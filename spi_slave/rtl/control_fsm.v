==> flow/design.v <==
module control_fsm(
  input clk,
  input reset_n,
  input address_ready,
  input data_ready,
  input [19:0] addr,
  input [3:0] status,
  input [15:0] wdata,
  input pready_s,
  input [15:0] prdata_s,
  input pslverr_s_rm,
  input pslverr_s_icn,
  input cs_n,
  input miso_start,
  output [1:0] psel_s,
  output penable_s,
  output pwrite_s, 
  output [1:0] pstrb_s,
  output [19:0] paddr_s,
  output [15:0] pwdata_s,
  output [15:0] rdata,
  output err
);
  reg [1:0] psel_s;
  reg penable_s;
  reg pwrite_s;
  reg [1:0] pstrb_s;
  reg [19:0] paddr_s;
  reg [15:0] pwdata_s;
  reg [15:0] rdata;
  reg err;
  reg [19:0] address;
  reg cs_flag;
  reg [3:0] state, next;
  localparam IDLE = 4'h0;
  localparam WAIT_WR = 4'h1;
  localparam SETUP_WR = 4'h2;
  localparam ACCESS_WR = 4'h3;
  localparam SETUP_RD = 4'h4;
  localparam ACCESS_RD = 4'h5;
  localparam WAIT_RD = 4'h6;
  localparam ERROR = 4'h7;
  localparam DEAD = 16'h4552;
  always @(posedge clk or negedge reset_n)
    if (!reset_n) 
      state <= IDLE;
    else
      state <= next;
  always @(*) begin
    case (state)
      IDLE:
        if (address_ready) begin
          if (status[2])
            next = WAIT_WR;
          else
            next = SETUP_RD;
        end
        else
          next = IDLE;
      WAIT_WR:
        if (cs_flag)
          next = IDLE;
        else begin
          if (data_ready)
            next = SETUP_WR;
          else
            next = WAIT_WR;
        end
      SETUP_WR:
        next = ACCESS_WR;
      ACCESS_WR:
        if (pready_s) begin
          if (pslverr_s_icn || pslverr_s_rm)
            next = ERROR;
          else begin
            if (status[1])
              next = WAIT_WR;
            else 
              next = IDLE;
          end
        end
        else
          next = ACCESS_WR;
      SETUP_RD:
        next = ACCESS_RD;
      ACCESS_RD:
        if ((pready_s) && (!pslverr_s_icn && !pslverr_s_rm) && (!miso_start))
          next = WAIT_RD;
        else if ((miso_start) || ((pslverr_s_icn || pslverr_s_rm) && pready_s))
          next = ERROR;
        else if (cs_flag)
          next = IDLE;
        else
          next = ACCESS_RD;
      WAIT_RD:
        if (cs_flag)
          next = IDLE;
        else begin
          if (data_ready) begin
            if (status[1])
              next = SETUP_RD;
            else 
              next = IDLE;
          end
          else
            next = WAIT_RD;
        end
      ERROR:
        if (cs_flag)
          next = IDLE;
        else begin
          if (data_ready) begin
            if (status[1]) begin
              if (status[2])
                next = SETUP_RD;
              else
                next = SETUP_WR;
            end
            else 
              next = IDLE;
          end
          else
            next = ERROR;
        end
      default: 
          next = IDLE;
    endcase
  end
  always @(posedge clk or negedge reset_n)
    if (!reset_n) begin
      address <= 20'h00000;
      cs_flag <= 1'b0;
    end
    else begin
      if (state == IDLE)
        cs_flag <= 1'b0;
      else if (cs_n)
        cs_flag <= 1'b1;
      else
        cs_flag <= cs_flag;
      if ((state == IDLE) && (address_ready))
        address <= addr;
      else if (pready_s)
        address <= address + 20'h00002;
    end
  always @(posedge clk or negedge reset_n)
    if (!reset_n)
      err <= 1'b0;
    else begin
      if ((next == ERROR) && (state != ERROR))
        err <= 1'b1;
      else 
        err <= 1'b0;
    end
  always @(posedge clk or negedge reset_n)
    if (!reset_n ) begin
      rdata <= 16'h0000;
      psel_s <= 2'b00;
      pwrite_s <= 1'b0;
      penable_s <= 1'b0;
      pstrb_s <= 2'b00;
      paddr_s <= 20'h00000;
      pwdata_s <= 16'h0000;  
    end
    else begin
      case (next)
        SETUP_WR: begin
          if (status[0])
            psel_s <= 2'b10;
          else 
            psel_s <= 2'b01;
          pwrite_s <= 1'b1;
          pstrb_s <= 2'b11;
          paddr_s <= address;
          pwdata_s <= wdata;          
        end 
        ACCESS_WR: 
          penable_s <= 1'b1;  
        SETUP_RD: begin
          if (status[0])
            psel_s <= 2'b10;
          else 
            psel_s <= 2'b01;
          pwrite_s <= 1'b0;
          pstrb_s <= 2'b11;
          paddr_s <= address;
          pwdata_s <= wdata;       
        end 
        ACCESS_RD: 
          penable_s <= 1'b1;  
        WAIT_RD: begin
          if (pready_s)
            rdata <= prdata_s;
          else
            rdata <= rdata;
          psel_s <= 2'b00;
          penable_s <= 1'b0;
        end
        IDLE: begin
          psel_s <= 2'b00;
          penable_s <= 1'b0;
        end
        WAIT_WR: begin
          psel_s <= 2'b00;
          penable_s <= 1'b0;
        end
        ERROR: begin
          rdata <= DEAD;
          psel_s <= 1'b0;
          penable_s <= 1'b0;
        end
        default: begin
          rdata <= 16'h0000;
          psel_s <= 2'b00;
          pwrite_s <= 1'b0;
          penable_s <= 1'b0;
          pstrb_s <= 2'b00;
          paddr_s <= 20'h00000;
          pwdata_s <= 16'h0000; 
        end
      endcase
    end
endmodule
Tool chain data of control_fsm
The steps from the RTL of control_fsm to its reports follow in flow order.
Lines are those of the file above, counted from 1.
Operators: Yosys type, input widths -> output width; for muxes data width and select width s.
Library cell names are shortened.
{ "design": {"top_module": "control_fsm", "clock": "clk", "library": "sky130hd", "lib_corner": "tt_025C_1v80"} }

Word level
Yosys after proc, flatten, opt, wreduce and memory -nomap, before mapping. Memory bits, and registers merged into a memory's read port (data or address), are not among the register bits. Print and check cells are not counted. Equal cells are merged and count once.
{ "word_totals": {"elab_cells": 81, "rom_bits": 0, "ramBits": 0, "mem_count": 0, "clocked_rd_ports_x_width": 0, "latchBits": 0, "ff_bits": 83} }
{ "op_classes": {"shifts": 0, "reduce_logical": 20, "addsub": 1, "eq_ne": 16, "n_mux": 32, "bitwise": 1, "n_div": 0, "cmp": 0, "mul": 0} }
{ "ops": {"columns": ["operator", "count"], "rows": [
  ["$pmux 16 s3", 1],
  ["$mux 3", 14],
  ["$pmux 20 s2", 1],
  ["$mux 20", 2],
  ["$pmux 16 s2", 1],
  ["$eq 3x3->1 const B", 8],
  ["$pmux 3 s8", 1],
  ["$add 20x2->20 const B", 1],
  ["$mux 16", 1],
  ["$eq 3x2->1 const B", 4],
  ["$reduce_or 6->1", 2],
  ["$logic_not 4->1", 2],
  ["$pmux 2 s2", 2],
  ["$logic_and 1x1->1", 6],
  ["$eq 3x1->1 const B", 2],
  ["$mux 2", 3],
  ["$reduce_bool 2->1", 2],
  ["$reduce_or 2->1", 2],
  ["$pmux 1 s2", 2],
  ["$mux 1", 4],
  ["$logic_not 1->1", 3],
  ["$ne 3x3->1 const B", 1],
  ["$logic_or 1x1->1", 2],
  ["$ne 2x2->1 const B", 1],
  ["$reduce_and 2->1", 1],
  ["$not 1->1", 1]
]} }

Depth
Yosys ltp: most cells in a row. Word level: on the elaborated netlist, between registers, memories and ports. Mapped: between sequential cells and ports; inverters and the memories' decode and read muxes count.
{ "logic_depth": {"word_depth": 10, "abc_area": 0, "depth_mapped": 8} }

After synthesis
Source: synth_stat.txt of the flow (Yosys; design flattened, memories mapped). It holds for the ABC_AREA given above (unset counts as 0); a run with the other value may have another netlist.
The area totals of this step are shown rounded.
{ "types": {"columns": ["cell_type", "count", "type_area_um2"], "rows": [
  ["dfrtp_1", 86, 2.15E+03],
  ["mux2_2", 36, 405.389],
  ["nand2_1", 40, 150.144],
  ["o21ai_0", 24, 120.115],
  ["a22o_1", 10, 87.584],
  ["xor2_1", 10, 87.584],
  ["xnor2_1", 8, 70.067],
  ["nor2_1", 14, 52.55],
  ["o22a_1", 6, 52.55],
  ["a21oi_1", 9, 45.043],
  ["and3_1", 6, 37.536],
  ["nand4_1", 6, 37.536],
  ["buf_6", 3, 33.782],
  ["inv_1", 9, 33.782],
  ["dfstp_2", 1, 26.275],
  ["and2_1", 4, 25.024],
  ["clkbuf_1", 6, 22.522],
  ["a211oi_4", 1, 20.019]
]} }
Other cell types: 25; their cells: 36.
{ "synth_totals": {"synth_area_um2": 3720, "mapped_cells": 315, "seqArea_um2": 2178, "ffs": 87} }

Timing after synthesis
Source: OpenSTA report_checks on the synthesized netlist (no wires, ideal clock, input and output delay 20% of the period each), path of least setup slack; recovery checks are left aside. Register names are those of the netlist, which keeps one name where synthesis merged equal registers.
{ "synth_timing": {"path_type": "input -> register", "start": "input pslverr_s_rm", "end": "register pwdata_s[10]", "path_buffers": 2, "in_delay_ns": 0.988, "setup_slack_ns": 1.767, "setup_ns": 0.125, "required_ns": 4.815, "path_stages": 8, "launch_ns": 0.988, "tclk_ns": 4.94, "path_delay_ns": 2.186, "t_arrival_ns": 3.049, "period_less_setup_slack_ns": 3.173} }
"path_delay_ns" = arrival - input delay + setup time.
"path_stages" counts driving pins, that of a launching flip-flop among them; a cell with two outputs on the path counts twice.
"period_less_setup_slack_ns" is the clock period less the worst setup slack; recovery checks do not enter. This is arithmetic on one report: input and output delays are still those of the set period (20% each).
The rows between start and end are the longest chain of elaborated cells between them; the timing report does not say that the signal goes this way. Where chains are equally long, one stands for them.
Each line given opens the expression or statement behind the cell; cells for indexed reads and writes are added by Yosys, which also makes memories of some case tables.
A register here has more assigning lines than the two given.
{ "synth_via": {"path_cell_list": "or3b_1 a21oi_1 nand3_1 or3_1 buf_2 a211oi_4 buf_6 mux2_2", "elab_chain_cells": 9} }
{ "synth_rtl": {"columns": ["item", "line_no", "rtl"], "rows": [
  ["start: declaration", 11, "input pslverr_s_rm,"],
  ["$logic_or 1x1->1", 89, "else if ((miso_start) || ((pslverr_s_icn || pslverr_s_rm) && pready_s))"],
  ["$logic_and 1x1->1", 89, null],
  ["$logic_or 1x1->1", 89, null],
  ["$mux 3", 89, null],
  ["$mux 3", 87, "if ((pready_s) && (!pslverr_s_icn && !pslverr_s_rm) && (!miso_start))"],
  ["$pmux 3 s8", 50, "case (state)"],
  ["$eq 3x3->1", 166, "case (next)"],
  ["$reduce_or 6->1", null, null],
  ["$pmux 16 s2", 166, null],
  ["end: assignment", 175, "pwdata_s <= wdata;"],
  ["end: assignment", 187, "pwdata_s <= wdata;"],
  ["end: declaration", 20, "output [15:0] pwdata_s,"]
]} }

Worst path after layout
From the final timing report of entry A: the path of least setup slack in the routed layout; clock arrival at registers is part of the times.
{ "layout_timing": {"path_type": "input -> register", "start": "input pready_s", "end": "register paddr_s[18]", "tclk_ns": 3.78, "required_ns": 4.00, "path_buffers": 2, "setup_ns": 0.11, "t_arrival_ns": 3.42, "launch_ns": 0.76, "setup_slack_ns": 0.58, "path_stages": 8, "in_delay_ns": 0.76} }
The rows between start and end are the longest chain of elaborated cells between them; the timing report does not say that the signal goes this way. Where chains are equally long, one stands for them.
A register here has more assigning lines than the two given.
{ "layout_via": {"path_cell_list": "clkdlybuf4s50_1 or3b_1 a21oi_1 nand3_1 or3_1 a211oi_4 buf_12 mux2_2", "elab_chain_cells": 8} }
{ "layout_rtl": {"columns": ["item", "line_no", "rtl"], "rows": [
  ["start: declaration", 9, "input pready_s,"],
  ["$logic_and 1x1->1", 89, "else if ((miso_start) || ((pslverr_s_icn || pslverr_s_rm) && pready_s))"],
  ["$logic_or 1x1->1", 89, null],
  ["$mux 3", 89, null],
  ["$mux 3", 87, "if ((pready_s) && (!pslverr_s_icn && !pslverr_s_rm) && (!miso_start))"],
  ["$pmux 3 s8", 50, "case (state)"],
  ["$eq 3x3->1", 166, "case (next)"],
  ["$reduce_or 6->1", null, null],
  ["$pmux 20 s2", 166, null],
  ["end: assignment", 174, "paddr_s <= address;"],
  ["end: assignment", 186, "paddr_s <= address;"],
  ["end: declaration", 19, "output [19:0] paddr_s,"]
]} }

# Flow runs of control_fsm

Top module control_fsm; platform sky130hd; tools Yosys and OpenROAD; 2 stored runs in no particular order. Input and output delays are each 20% of the period that was set; the output load is 0.01 pF.
"power consumption" is the tool's figure for a default switching activity; nothing was simulated.
Measured values are rounded.

==> entry A: settings <==
{ "period_ns": 3.78, "CORE_UTILIZATION": 22, "PLACE_DENSITY": 0.46, "CORE_MARGIN": 10, "CELL_PAD_IN_SITES_GLOBAL_PLACEMENT": 3, "CELL_PAD_IN_SITES_DETAIL_PLACEMENT": 1, "ABC_AREA": 0, "GPL_ROUTABILITY_DRIVEN": 1, "CTS_CLUSTER_DIAMETER": 98, "CAP_MARGIN": 30, "MAX_ROUTING_LAYER": "met5", "SLEW_MARGIN": 20 }
==> entry A: results <==
chip area in the Yosys report: 3720 µm²
area of the die: 22510 µm²
worst slack on setup checks: 0.578 ns
setup TNS: 0.000 ns
utilization in the final report: 33.1%
power consumption: 4017 uW

==> entry B: settings <==
{ "period_ns": 2.48, "CAP_MARGIN": 20, "CORE_MARGIN": 2, "CORE_UTILIZATION": 40, "SLEW_MARGIN": 20 }
==> entry B: results <==
chip area in the Yosys report: 3720 µm²
area of the die: 10090 µm²
worst slack on setup checks: 0.064 ns
setup TNS: 0.000 ns
utilization in the final report: 64.3%
power consumption: 6603 uW
